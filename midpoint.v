==> flow/design.v <==
module shiftregister
#(parameter width = 8)
(
input               clk,                 
input               peripheralClkEdge,   
input               parallelLoad,        
input  [width-1:0]  parallelDataIn,      
input               serialDataIn,        
output [width-1:0]  parallelDataOut,     
output              serialDataOut        
);
    reg [width-1:0]      shiftRegisterMem;
    assign parallelDataOut = shiftRegisterMem;
    assign serialDataOut = shiftRegisterMem[width-1];
    always @(posedge clk) begin
        if (parallelLoad) begin
            shiftRegisterMem <= parallelDataIn;
        end
        else if (peripheralClkEdge) begin
            shiftRegisterMem <= { shiftRegisterMem[width-2:0], serialDataIn };
        end
    end
endmodule
module inputconditioner
(
input 	    clk,             
input	    noisysignal,     
output reg  conditioned,     
output reg  positiveedge,    
output reg  negativeedge     
);
    parameter counterwidth = 3;  
    parameter waittime = 3;      
    reg[counterwidth-1:0] counter = 0;
    reg synchronizer0 = 0;
    reg synchronizer1 = 0;
    always @(posedge clk ) begin
        if(conditioned == synchronizer1)
            counter <= 0;
        else begin
            if( counter == waittime) begin
                counter <= 0;
                conditioned <= synchronizer1;
                if (synchronizer1 == 1)
                    positiveedge <= 1;
                else
                    negativeedge <= 1;
            end
            else
                counter <= counter+1;
        end
        if (positiveedge) positiveedge <= 0;
        if (negativeedge) negativeedge <= 0;
        synchronizer0 <= noisysignal;
        synchronizer1 <= synchronizer0;
    end
endmodule
module midpoint(
input           clk,
input           button0,
input           switch0,
input           switch1,
input  [7:0]    parallelDataIn,
output [7:0]    parallelDataOut
                );
    wire serialDataIn;
    wire peripheralClkEdge;
    wire parallelLoad;
    shiftregister shiftreg (clk, peripheralClkEdge, parallelLoad, parallelDataIn, serialDataIn, parallelDataOut, );
    inputconditioner but0inputcond (clk, button0, , , parallelLoad);
    inputconditioner sw0inputcond (clk, switch0, serialDataIn, , );
    inputconditioner sw1inputcond (clk, switch1, , peripheralClkEdge, );
endmodule
# Step by step through the tools: midpoint
# Tool output for the design above, in the order of the flow.
# Lines are those of the file above, counted from 1.
# Not given: -
# design
design,midpoint
clk_port,clk
lib,sky130hd
corner,tt_025C_1v80

# Elaborated design
# Yosys after proc, flatten, opt, wreduce and memory -nomap, before mapping. Memory bits, and registers merged into a memory's read port (data or address), are not among the register bits. Print and check cells are not counted. Equal cells are merged and count once.
# classes
addsub,3
compare,0
n_div,0
n_eq,6
reduce_logical,9
bitwise,5
mux,4
shift,0
multipliers,0
# ops
op,n
8-bit two-way mux,2
3-bit by 1-bit adder with 3-bit output with constant B,3
3-bit by 2-bit equality test with 1-bit output with constant B,3
2-bit AND reduction,3
2-bit OR reduction,3
3-bit OR reduction,2
1-bit NOT,5
1-bit equality test,3
2-bit nonzero test,1
1-bit two-way mux,2
# word_totals
n_memories,0
latchBits,0
clocked_rd_ports_x_width,0
input_bits,12
mem_bits_rw,0
rom_bits,0
ff_bits,28

# Depth
# Yosys ltp: most cells in a row. Word level: on the elaborated netlist, between registers, memories and ports. Mapped: between sequential cells and ports; inverters and the memories' decode and read muxes count.
# depth
word_depth,3
ABC_AREA,0
ltp_mapped,4

# Netlist
# The flow's flattened synthesis, as Yosys stat reports it; memories are mapped. The netlist is that of the ABC_AREA named above (0 if unset); the other value can give another one.
# by_type
type,n,type_area_um2
sky130_fd_sc_hd__dfxtp_1,17,340.326
sky130_fd_sc_hd__edfxtp_1,11,330.317
sky130_fd_sc_hd__mux2_4,8,120.115
sky130_fd_sc_hd__ha_1,6,75.072
sky130_fd_sc_hd__nor3b_2,3,37.536
sky130_fd_sc_hd__nor3_1,7,35.034
sky130_fd_sc_hd__nor2b_1,3,18.768
sky130_fd_sc_hd__xnor2_1,2,17.517
sky130_fd_sc_hd__xnor2_2,1,16.266
sky130_fd_sc_hd__and4bb_2,1,12.512
sky130_fd_sc_hd__buf_6,1,11.261
sky130_fd_sc_hd__inv_1,3,11.261
sky130_fd_sc_hd__buf_4,1,7.507
sky130_fd_sc_hd__or2_1,1,6.256
sky130_fd_sc_hd__nand2_1,1,3.754
# synth_totals
sequential_area_um2,670.6
ff_cells,28
stdcells,66
mapped_area_um2,1043.5
buf_cells,2
# The figures by module come from a second, unflattened synthesis with its own total; it is not the netlist above.
# hier_totals
hier_cells,76
hier_area_um2,1207.4
# Rows give one instance, submodules left out.
# modules
module,cells,mod_area_um2,seq_area_um2,n_inst
inputconditioner,19,274.0,170.2,3
shiftregister,19,385.4,240.2,1
midpoint,0,0.0,0.0,1

# Path before layout
# Path of least setup slack by OpenSTA after synthesis, without wires, with an ideal clock, recovery checks aside; 20% of the period is set as input and as output delay. Where synthesis merged equal registers, the netlist keeps one of their names.
# synth_timing
path_kind,reg2reg
from,reg but0inputcond.counter[0]
to,reg but0inputcond.conditioned
delay_ps,1104
n_path_buf,0
setup_slack_ps,-34
period_ps,1070
t_arrival_ps,804
stages,4
period_less_setup_slack_ps,1104
# "delay_ps" is the arrival time less input delay plus setup time.
# "stages" counts driving pins, that of a launching flip-flop among them; a cell with two outputs on the path counts twice.
# "period_less_setup_slack_ps" is the clock period less the worst setup slack; recovery checks do not enter. This is arithmetic on one report: input and output delays are still those of the set period (20% each).
# Between the ends stands the longest chain of elaborated cells between them, by number of cells; it is not shown to be the way that was timed. Of several equally long chains one is given.
# A line is the first line of the expression or statement that the cell stems from. Yosys adds cells for indexed reads and writes and turns some case tables into memories.
# At most two assigning lines are given for a register; there are more.
# synth_via
path_cell_list,sky130_fd_sc_hd__dfxtp_1 > sky130_fd_sc_hd__ha_1 > sky130_fd_sc_hd__ha_1 > sky130_fd_sc_hd__nor2b_1
elab_chain_cells,2
cells_between,2
lines_between,1
classes_between,1 x eq/ne; 1 x reduce/logical
# synth_rtl
item,line_no,rtl
"start, declared",34,reg[counterwidth-1:0] counter = 0;
"start, assigned",39,counter <= 0;
"start, assigned",50,counter <= counter+1;
3-bit by 2-bit equality test with 1-bit output,41,if( counter == waittime) begin
2-bit AND reduction,-,
"end, assigned",43,conditioned <= synchronizer1;
"end, declared",28,"output reg  conditioned,"

# Worst path after layout
# Path of least setup slack in the final report of job 1 (OpenROAD, finished layout, wires in). Where an end is a register, its clock arrival counts in the times.
# The path's times are printed in steps of 10 ps; the period is the one set.
# layout_timing
path_kind,reg2out
from,reg shiftreg.shiftRegisterMem[6]
to,out parallelDataOut[6]
setup_slack_ps,30
t_arrival_ps,960
stages,2
n_path_buf,1
period_ps,1240
# layout_via
path_cell_list,sky130_fd_sc_hd__edfxtp_1 > sky130_fd_sc_hd__clkdlybuf4s15_1
elab_chain_cells,0
cells_between,0
lines_between,0
# layout_rtl
item,line_no,rtl
"start, declared",12,reg [width-1:0]      shiftRegisterMem;
"start, assigned",17,shiftRegisterMem <= parallelDataIn;
"start, assigned",20,"shiftRegisterMem <= { shiftRegisterMem[width-2:0], serialDataIn };"
"end, declared",64,output [7:0]    parallelDataOut

# Measured data: module midpoint, platform sky130hd, 2 stored runs of the flow under differing settings, order arbitrary. Input and output delays are each 20% of the period that was set; the output load is 0.01 pF.
# "period_less_ws_ps" = clock period - worst setup slack. The figure is calculated, with input and output delays left at 20% of the set period.
# Among the settings, -- means not set for that run.
stored run,period_ns,SETUP_SLACK_MARGIN,CAP_MARGIN,CORE_MARGIN,CORE_UTILIZATION,SLEW_MARGIN,PLACE_DENSITY,CELL_PAD_IN_SITES_DETAIL_PLACEMENT,GPL_ROUTABILITY_DRIVEN,CTS_CLUSTER_SIZE,MAX_ROUTING_LAYER,final_util_pct,period_less_ws_ps,fin_tns_ps,die_area_um2,worst_setup_slack_ps,yosys_chip_area_um2,final_stdcell_area_um2
job 1,1.24,-0.05,20,2,40,20,--,--,--,--,--,55.6,1212,0,3033.3,28,1043.5,1377.6
job 2,0.802,0.06,5,5,25,5,0.5,1,1,55,met5,40.4,1061,-8090,5565.9,-259,1043.5,1629.1
